==> flow/design.v <==
`default_nettype none
module  VGA_gen(
		vga_clock,
		vga_hs,
		vga_vs,
		vga_x,
		vga_y,
		dsp_en,
		end_of_frame
		);
   input               vga_clock;           
   output              vga_hs;              
   output              vga_vs;              
   output [9:0]        vga_x;               
   output [9:0]        vga_y;               
   output              dsp_en;              
   output              end_of_frame;        
   parameter           h_pulse  = 96;   
   parameter   [9:0]   h_pixels = 640;  
   parameter           h_pol    = 1'b0;     
   parameter   [9:0]   h_frame  = 800;   
   parameter           v_pulse  = 2;   
   parameter   [9:0]   v_pixels = 480;  
   parameter           v_fp     = 10;      
   parameter           v_pol    = 1'b1;     
   parameter   [9:0]   v_frame  = 525;   
   assign  vga_hs       = vga_hs_r;
   assign  vga_vs       = vga_vs_r;
   assign  vga_x        = c_col;             
   assign  vga_y        = c_row;             
   assign  dsp_en       = disp_en & ~rst;    
   assign  end_of_frame = eof_r;
   reg                 vga_hs_r;         
   reg                 vga_vs_r;         
   reg [7:0] 	       timer_t = 8'b0;   
   reg                 rst = 0;  
   reg [9:0] 	       c_col = 10'b0;    
   reg [9:0] 	       c_row = 10'b0;    
   reg [9:0] 	       c_hor;            
   reg [9:0] 	       c_ver;            
   reg 		       disp_en = 0;                  
   reg 		       eof_r = 0;
   always @ (posedge vga_clock) begin         
      if(timer_t > 250) begin              
         rst <= 0;
      end
      else begin
         rst <= 1;                        
         timer_t <= timer_t + 1;
         disp_en <= 0;           
      end
      if(rst == 1) begin                   
         c_hor <= 0;
         c_ver <= 0;
         vga_hs_r <= 1;
         vga_vs_r <= 0;
         c_row <= 0;
         c_col <= 0;
      end
      else begin                           
         if(c_hor < h_frame - 1) begin
            c_hor <= c_hor + 1;
         end
         else begin
            c_hor <= 0;
            if(c_ver < v_frame - 1) begin
               c_ver <= c_ver + 1;
            end
            else begin
               c_ver <= 0;
            end
         end
      end
      if(c_hor < h_pixels + 16 + 1 || c_hor > h_pixels + 16 + h_pulse) begin   
         vga_hs_r <= ~h_pol;
      end
      else begin
         vga_hs_r <= h_pol;
      end
      if(c_ver < v_pixels + v_fp || c_ver > v_pixels + v_fp + v_pulse) begin       
         vga_vs_r <= ~v_pol;
      end
      else begin
         vga_vs_r <= v_pol;
      end
      if(c_hor < h_pixels) begin       
         c_col <= c_hor;
      end
      if(c_ver < v_pixels) begin
         c_row <= c_ver;
      end
      if(c_hor < h_pixels && c_ver < v_pixels) begin       
         disp_en <= 1;
      end
      else begin
         disp_en <= 0;
         c_col <= 0;  
         c_row <= 0; 
      end
      eof_r <= (vga_y == 480-1) & (vga_x == 640 - 1);
   end
endmodule
Step by step through the tools: VGA_gen
What the tools print for VGA_gen, step after step.
Lines are those of the file above, counted from 1.
Cell names lack the library's common part.
A cell with n/a has no value.

design
  design top = VGA_gen
  clock = vga_clock
  cell library = sky130hd
  library corner = tt_025C_1v80

Word level
Counts by Yosys on the flattened word-level netlist (proc, flatten, opt, wreduce; memories kept). Register bits leave out memories and registers merged into their read ports (data or address). Print and check cells are left out. Cells with the same type and inputs are merged into one.

bit counts
  bits in registers = 53
  input bits = 1
  output and inout port bits = 24
  elaborated cells = 42

operators by class
  $add $sub $neg = 3
  $lt $le $gt $ge = 9
  equal/unequal tests = 2
  mux-type cells = 8
  bitwise gates (word level) = 4
  reduce/logical cells = 6

operator list
  cell                                                     count
  less-than comparator 10 bit with constant B              4
  two-way mux 10 bit                                       4
  adder 10 x 1 -> 10 bit with constant B                   2
  less-than comparator 10 x 9 -> 1 bit with constant B     2
  greater-than comparator 10 bit with constant B           1
  == test 10 bit with constant B                           1
  greater-than comparator 10 x 9 -> 1 bit with constant B  1
  == test 10 x 9 -> 1 bit with constant B                  1
  adder 8 x 1 -> 8 bit with constant B                     1
  greater-than comparator 8 bit with constant B            1
  nonzero test 2 bit                                       2
  two-way mux 1 bit                                        4
  AND 1 bit                                                2
  logical OR 1 bit                                         2
  NOT 1 bit                                                2
  OR reduction 2 bit                                       1
  logical AND 1 bit                                        1

Longest topological paths
Depth = most cells in a row (Yosys ltp): at word level without a register or memory, in the mapped netlist without a sequential cell, where the memories' decode and read muxes count.

logic depth
  depth in word-level cells = 3
  ABC_AREA = 0
  gate-level depth with buffers = 6
  depth with buffers taken out = 5

Synthesis result
The flow's flattened synthesis, as Yosys stat reports it; memories are mapped. The netlist is that of the ABC_AREA named above (0 if unset); the other value can give another one.

cells by type
  type      count  total area (sq um)
  dfxtp_1   45     900.864
  edfxtp_1  8      240.23
  and3_1    20     125.12
  ha_1      7      87.584
  nand3_1   17     85.082
  nand2_1   18     67.565
  xnor2_1   7      61.309
  nor2_1    16     60.058
  xor2_1    6      52.55
  nand4_1   7      43.792
  a21oi_1   8      40.038
  nand4b_1  4      35.034
  a31oi_1   5      31.28
  inv_1     8      30.029
  and4_1    3      26.275
  and2_1    4      25.024
  o31ai_4   1      21.27
  nor4bb_1  2      20.019

Other cell types: 21; their cells: 32.

synthesis totals
  standard cells after synthesis = 218
  cell area after synthesis = 0.0021758 sq mm
  sequential area = 0.0011411 sq mm
  flip-flops = 53
  buffers = 6

Path before layout
Source: OpenSTA report_checks on the synthesized netlist (no wires, ideal clock, input and output delay 20% of the period each), path of least setup slack; recovery checks are left aside. Register names are those of the netlist, which keeps one name where synthesis merged equal registers.

timing after synthesis
  path kind = register to register
  start = reg c_ver[4]
  end = reg c_ver[6]
  period = 2.44 ns
  setup time = 0.074 ns
  launch time at the first pin = 0.000 ns
  data arrival time = 1.723 ns
  required time = 2.366 ns
  path slack = 0.643 ns
  delay of the path = 1.797 ns
  driving pins on the path = 5
  path buffers = 0
  synthesis period reached = 1.797 ns

"delay of the path" = arrival - input delay + setup time.
"driving pins on the path" counts driving pins, that of a launching flip-flop among them; a cell with two outputs on the path counts twice.
"synthesis period reached" = period - worst setup slack (recovery checks aside). The figure is calculated, with input and output delays left at 20% of the set period.
Between the ends stands the longest chain of elaborated cells between them, by number of cells; it is not shown to be the way that was timed. Of several equally long chains one is given.
Each line given opens the expression or statement behind the cell; cells for indexed reads and writes are added by Yosys, which also makes memories of some case tables.
At most two assigning lines are given for a register; there are more.

on the way, after synthesis
  path through = dfxtp_1 > or4_4 > o31ai_4 > or4b_1 > a31oi_1
  cells in the longest elaborated chain = 2
  elaborated cells between the ends (all ways) = 3
  source lines of those cells = 2
  those cells by class = add/sub: 1; compare: 1; mux: 1

RTL lines, path after synthesis
  what                    line  RTL
  from (decl)             40    reg [9:0] c_ver;
  from (assign)           54    c_ver <= 0;
  from (assign)           67    c_ver <= c_ver + 1;
  adder 10 x 1 -> 10 bit  67
  two-way mux 10 bit      66    if(c_ver < v_frame - 1) begin
  to (assign)             67
  to (assign)             70    c_ver <= 0;
  to (decl)               40

Timing after layout
From the final timing report of flow run 1: the path of least setup slack in the routed layout; clock arrival at registers is part of the times.

timing after layout
  path kind = register to register
  start = reg c_hor[0]
  end = reg c_hor[8]
  period = 3.4 ns
  setup time = 0.06 ns
  launch time at the first pin = 0.31 ns
  data arrival time = 2.51 ns
  required time = 3.64 ns
  path slack = 1.14 ns
  driving pins on the path = 6
  path buffers = 0

Between the ends stands the longest chain of elaborated cells between them, by number of cells; it is not shown to be the way that was timed. Of several equally long chains one is given.
At most two assigning lines are given for a register; there are more.

on the way, after layout
  path through = dfxtp_1 > ha_1 > and4_1 > o211ai_1 > nand2_1 > nor2_1
  cells in the longest elaborated chain = 3
  elaborated cells between the ends (all ways) = 4
  source lines of those cells = 2
  those cells by class = add/sub: 1; compare: 1; logic: 1; reduce/logical: 1

RTL lines, path after layout
  what                         line  RTL
  from (decl)                  39    reg [9:0] c_hor;
  from (assign)                53    c_hor <= 0;
  from (assign)                62    c_hor <= c_hor + 1;
  less-than comparator 10 bit  61    if(c_hor < h_frame - 1) begin
  NOT 1 bit                    n/a
  OR reduction 2 bit           n/a
  to (assign)                  62
  to (assign)                  65    c_hor <= 0;
  to (decl)                    39

Flow measurements of VGA_gen on sky130hd: 2 stored runs with different settings, listed in no order. Input and output delays are each 20% of the period that was set; the output load is 0.01 pF.
"period achieved" means the clock period less the worst setup slack. The figure is calculated, with input and output delays left at 20% of the set period.
"time on the worst setup path" = time allowed to the worst setup path (clock period - input delay - output delay, where it has them) - its slack; a late launch clock adds to it, a late capture clock takes from it.
"overall power" rests on the timing tool's default activity at the inputs, not on a simulated workload.
Among the settings, . means not set for that run.

item                                     flow run 1            flow run 2
period_ns                                3.4                   2.71
CORE_UTILIZATION                         58                    40
SETUP_SLACK_MARGIN                       0.57                  .
PLACE_DENSITY_LB_ADDON                   0.25                  .
HOLD_SLACK_MARGIN                        0.2                   .
CORE_MARGIN                              4                     2
CELL_PAD_IN_SITES_DETAIL_PLACEMENT       0                     .
TNS_END_PERCENT                          70                    .
MAX_ROUTING_LAYER                        met4                  .
CAP_MARGIN                               20                    20
SLEW_MARGIN                              20                    20
chip area in the Yosys report (sq mm)    0.0021758             0.0021758
period achieved (ns)                     2.265                 2.040
final utilization                        0.739                 0.501
time on the worst setup path (ns)        2.26                  1.50
worst path kind                          register to register  register to output
sum of negative setup slack (ns)         0.000                 0.000
overall power (mW)                       1.024                 1.220
post-route worst hold slack (ns)         0.461                 0.465
standard-cell area after layout (sq mm)  0.0025625             0.0025912
setup slack of the critical path (ns)    1.135                 0.670
overall die area (sq mm)                 0.0047956             0.0060458
